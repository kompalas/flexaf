==> flow/design.v <==
module feature_shift_reg #(
    parameter N = 4,               
    parameter SAR_CYCLES = 5,      
    parameter NUM_FEAT = 10        
)(
    input  wire                   clk,
    input  wire                   rst,          
    input  wire                   en,
    input  wire [N-1:0]           quant_feat,
    output reg  [NUM_FEAT*N-1:0]  shift_reg,    
    output reg  [NUM_FEAT-1:0]    feat_decoded  
);
    reg  [$clog2(SAR_CYCLES)-1:0]   sar_cnt;
    reg  [$clog2(NUM_FEAT)-1:0] feat_cnt;
    always @(posedge clk or posedge rst) begin
        if (rst) begin
            sar_cnt  <= 0;
            feat_cnt <= 0;
            shift_reg <= {NUM_FEAT*N{1'b0}};
        end else
            if ((sar_cnt == SAR_CYCLES-1) && (feat_cnt == NUM_FEAT-1)) begin
                if (en) begin
                    sar_cnt  <= 0;
                    feat_cnt <= 0;
                end
                else begin
                    sar_cnt  <= sar_cnt;
                    feat_cnt <= feat_cnt;
                end
                shift_reg <= {shift_reg[(NUM_FEAT-2)*N-1:0], quant_feat};
            end else if (sar_cnt == SAR_CYCLES-1) begin
                sar_cnt  <= 0;
                feat_cnt <= feat_cnt + 1;
                shift_reg <= {shift_reg[(NUM_FEAT-2)*N-1:0], quant_feat};
            end else begin
                sar_cnt <= sar_cnt + 1;
            end
        end
    always @(*) begin
        feat_decoded = {NUM_FEAT{1'b0}};
        feat_decoded[feat_cnt] = 1'b1;
    end
endmodule
**From RTL to reports: feature_shift_reg**

Tool output for the design above, in the order of the flow.
Line numbers count from 1 in the design file above.
Operators: Yosys type, input widths -> output width; for muxes data width and select width s.
Library cell names are shortened.
A cell with n/a has no value.

- Top: feature_shift_reg
- Clock input: clk
- Library: sky130hd
- Corner: tt_025C_1v80

**Word-level counts**

Counts by Yosys on the flattened word-level netlist (proc, flatten, opt, wreduce; memories kept). Register bits leave out memories and registers merged into their read ports (data or address). Print and check cells are left out. Cells with the same type and inputs are merged into one.

- Bits in registers: 47

- Reductions and logical operators: 3
- $add $sub $neg: 3
- Equality and inequality tests: 3
- Multiplexer cells: 8
- Shift operators: 1

Operator list:

| kind | count |
|---|---|
| $mux 40 | 2 |
| $mux 4 | 3 |
| $shift 1x5->10 const A | 1 |
| $mux 3 | 3 |
| $neg 4->5 | 1 |
| $add 4x1->4 const B | 1 |
| $eq 4x4->1 const B | 1 |
| $add 3x1->3 const B | 1 |
| $eq 3x3->1 const B | 1 |
| $ne 2x2->1 const B | 1 |
| $reduce_and 2->1 | 1 |
| $reduce_bool 2->1 | 1 |
| $logic_and 1x1->1 | 1 |

**Depth**

Yosys ltp: most cells in a row. Word level: on the elaborated netlist, between registers, memories and ports. Mapped: between sequential cells and ports; inverters and the memories' decode and read muxes count.

- Depth in word-level cells: 4
- ABC_AREA: 0
- Mapped depth: 7
- Gate-level depth less buffers: 5

**Mapped cells and area**

Yosys stat after the flow's synthesis: flattened, memories mapped to cells. It holds for the ABC_AREA given above (unset counts as 0); a run with the other value may have another netlist.
Totals and module areas in this step are rounded.

Cell types:

| cell | count |
|---|---|
| dfrtp_1 | 43 |
| nand2_1 | 114 |
| ha_1 | 8 |
| buf_4 | 6 |
| nor3b_2 | 3 |
| buf_2 | 7 |
| o21ai_0 | 7 |
| nand2b_1 | 5 |
| nand3_1 | 6 |
| nor4_2 | 2 |
| inv_1 | 6 |
| a21oi_1 | 4 |
| o31a_4 | 1 |
| nor2_1 | 4 |
| and4bb_2 | 1 |
| mux2_1 | 1 |
| o221a_2 | 1 |
| nor3_1 | 2 |

Other cell types: 14; their cells: 15.

- Synthesis area: 0.002064 mm^2
- Flip-flops: 43
- Standard cells after synthesis: 236

**Worst setup path after synthesis**

OpenSTA on the mapped netlist: ideal clock, no wires. The path of least setup slack (recovery checks aside). Input and output delay are each 20% of the period. Register names are those of the netlist, which keeps one name where synthesis merged equal registers.

- Kind: reg-to-output
- From: register feat_cnt[0]
- To: output feat_decoded[4]
- Data arrival time: 1.647 ns
- Data required time: 2.344 ns
- Period: 2.93 ns
- External output delay: 0.586 ns
- Delay of the path: 1.647 ns
- Driving pins on the path: 6
- Slack: 0.697 ns
- Path buffers: 0
- Period reached after synthesis: 2.233 ns

"delay of the path" is the arrival time less input delay plus setup time.
A path that ends at an output port has no setup time.
"driving pins on the path" counts driving pins, that of a launching flip-flop among them; a cell with two outputs on the path counts twice.
"period reached after synthesis" = period - worst setup slack (recovery checks aside). The figure is calculated, with input and output delays left at 20% of the set period.
Between the ends stands the longest chain of elaborated cells between them, by number of cells; it is not shown to be the way that was timed. Of several equally long chains one is given.
A line is the first line of the expression or statement that the cell stems from. Yosys adds cells for indexed reads and writes and turns some case tables into memories.
At most two assigning lines are given for a register; there are more.

- Cell sequence: dfrtp_1 -> inv_1 -> ha_1 -> nor4_2 -> nor2b_2 -> nor4_2
- Cells in the longest elaborated chain: 2

Ends and longest elaborated chain, post-synthesis:

| what | RTL line | source |
|---|---|---|
| start, declared | 14 | `reg  [$clog2(NUM_FEAT)-1:0] feat_cnt;` |
| start, assigned | 28 | `feat_cnt <= feat_cnt;` |
| start, assigned | 33 | `feat_cnt <= feat_cnt + 1;` |
| $neg 4->5 | 41 | `feat_decoded[feat_cnt] = 1'b1;` |
| $shift 1x5->10 | 41 |  |
| end, declared | 11 | `output reg  [NUM_FEAT-1:0]    feat_decoded` |

**Worst path after layout**

Path of least setup slack in the final report of entry B (OpenROAD, finished layout, wires in). Where an end is a register, its clock arrival counts in the times.

- Kind: reg-to-output
- From: register feat_cnt[0]
- To: output feat_decoded[0]
- Path buffers: 1
- Slack: -0.56 ns
- Data required time: 1.21 ns
- External output delay: 0.30 ns
- Period: 1.51 ns
- Data arrival time: 1.77 ns
- Driving pins on the path: 6

Between the ends stands the longest chain of elaborated cells between them, by number of cells; it is not shown to be the way that was timed. Of several equally long chains one is given.
At most two assigning lines are given for a register; there are more.

- Cell sequence: dfrtp_2 -> inv_2 -> ha_4 -> or4_4 -> nor2_4 -> buf_6
- Cells in the longest elaborated chain: 2

Ends and longest elaborated chain, post-layout:

| what | RTL line | source |
|---|---|---|
| start, declared | 14 | `reg  [$clog2(NUM_FEAT)-1:0] feat_cnt;` |
| start, assigned | 28 | `feat_cnt <= feat_cnt;` |
| start, assigned | 33 | `feat_cnt <= feat_cnt + 1;` |
| $neg 4->5 | 41 | `feat_decoded[feat_cnt] = 1'b1;` |
| $shift 1x5->10 | 41 |  |
| end, declared | 11 | `output reg  [NUM_FEAT-1:0]    feat_decoded` |

Subject: flow runs of feature_shift_reg

Hi,

Stored flow runs of feature_shift_reg (2 of them; Yosys, OpenROAD, sky130hd). They differ in their settings and are not a sequence. Constraints: input delay and output delay 20% of the set period each, output load 0.01 pF.
"clock period reached" is the run's clock period less its worst setup slack. It is reckoned from that one timing run; input and output delays stay at 20% of the period that was set.
By "time of the worst setup path" is meant the share of the clock period that the worst setup path is allowed (20% is reserved at inputs, 20% at outputs), minus its slack. Clock arrival times at its registers enter into it.
"overall power": no workload was simulated; the value follows from the tool's default switching activity.
Values from the reports are rounded here.
A setting shown as - is not set for that run.
Results: - = not shown.

| setting or result | entry A | entry B |
|---|---|---|
| period_ns | 1.65 | 1.51 |
| CORE_UTILIZATION | 53 | 41 |
| PLACE_DENSITY | 0.5 | 0.87 |
| CORE_ASPECT_RATIO | 1.49 | 0.84 |
| CELL_PAD_IN_SITES_GLOBAL_PLACEMENT | 2 | - |
| GPL_ROUTABILITY_DRIVEN | 1 | - |
| CTS_CLUSTER_DIAMETER | 42 | 169 |
| CAP_MARGIN | 25 | 10 |
| SLEW_MARGIN | 5 | 20 |
| MAX_ROUTING_LAYER | met5 | met5 |
| CORE_MARGIN | 2 | 9 |
| SETUP_SLACK_MARGIN | - | 0.28 |
| CTS_CLUSTER_SIZE | - | 99 |
| standard-cell area after routing (mm^2) | - | 0.00348 |
| overall power (W) | - | 0.002368 |
| setup slack of the worst path (ns) | - | -0.562 |
| full die area (mm^2) | - | 0.007924 |
| time of the worst setup path (ns) | - | 1.77 |
| critical path type | - | reg-to-output |
| clock period reached (ns) | - | 2.072 |
| post-layout utilization (%) | - | 72.4 |
| Yosys chip area after synthesis (mm^2) | - | 0.002064 |
| setup total negative slack (ns) | - | -6.315 |

Entry A: no final report: placement broke off with GPL-0301

Regards
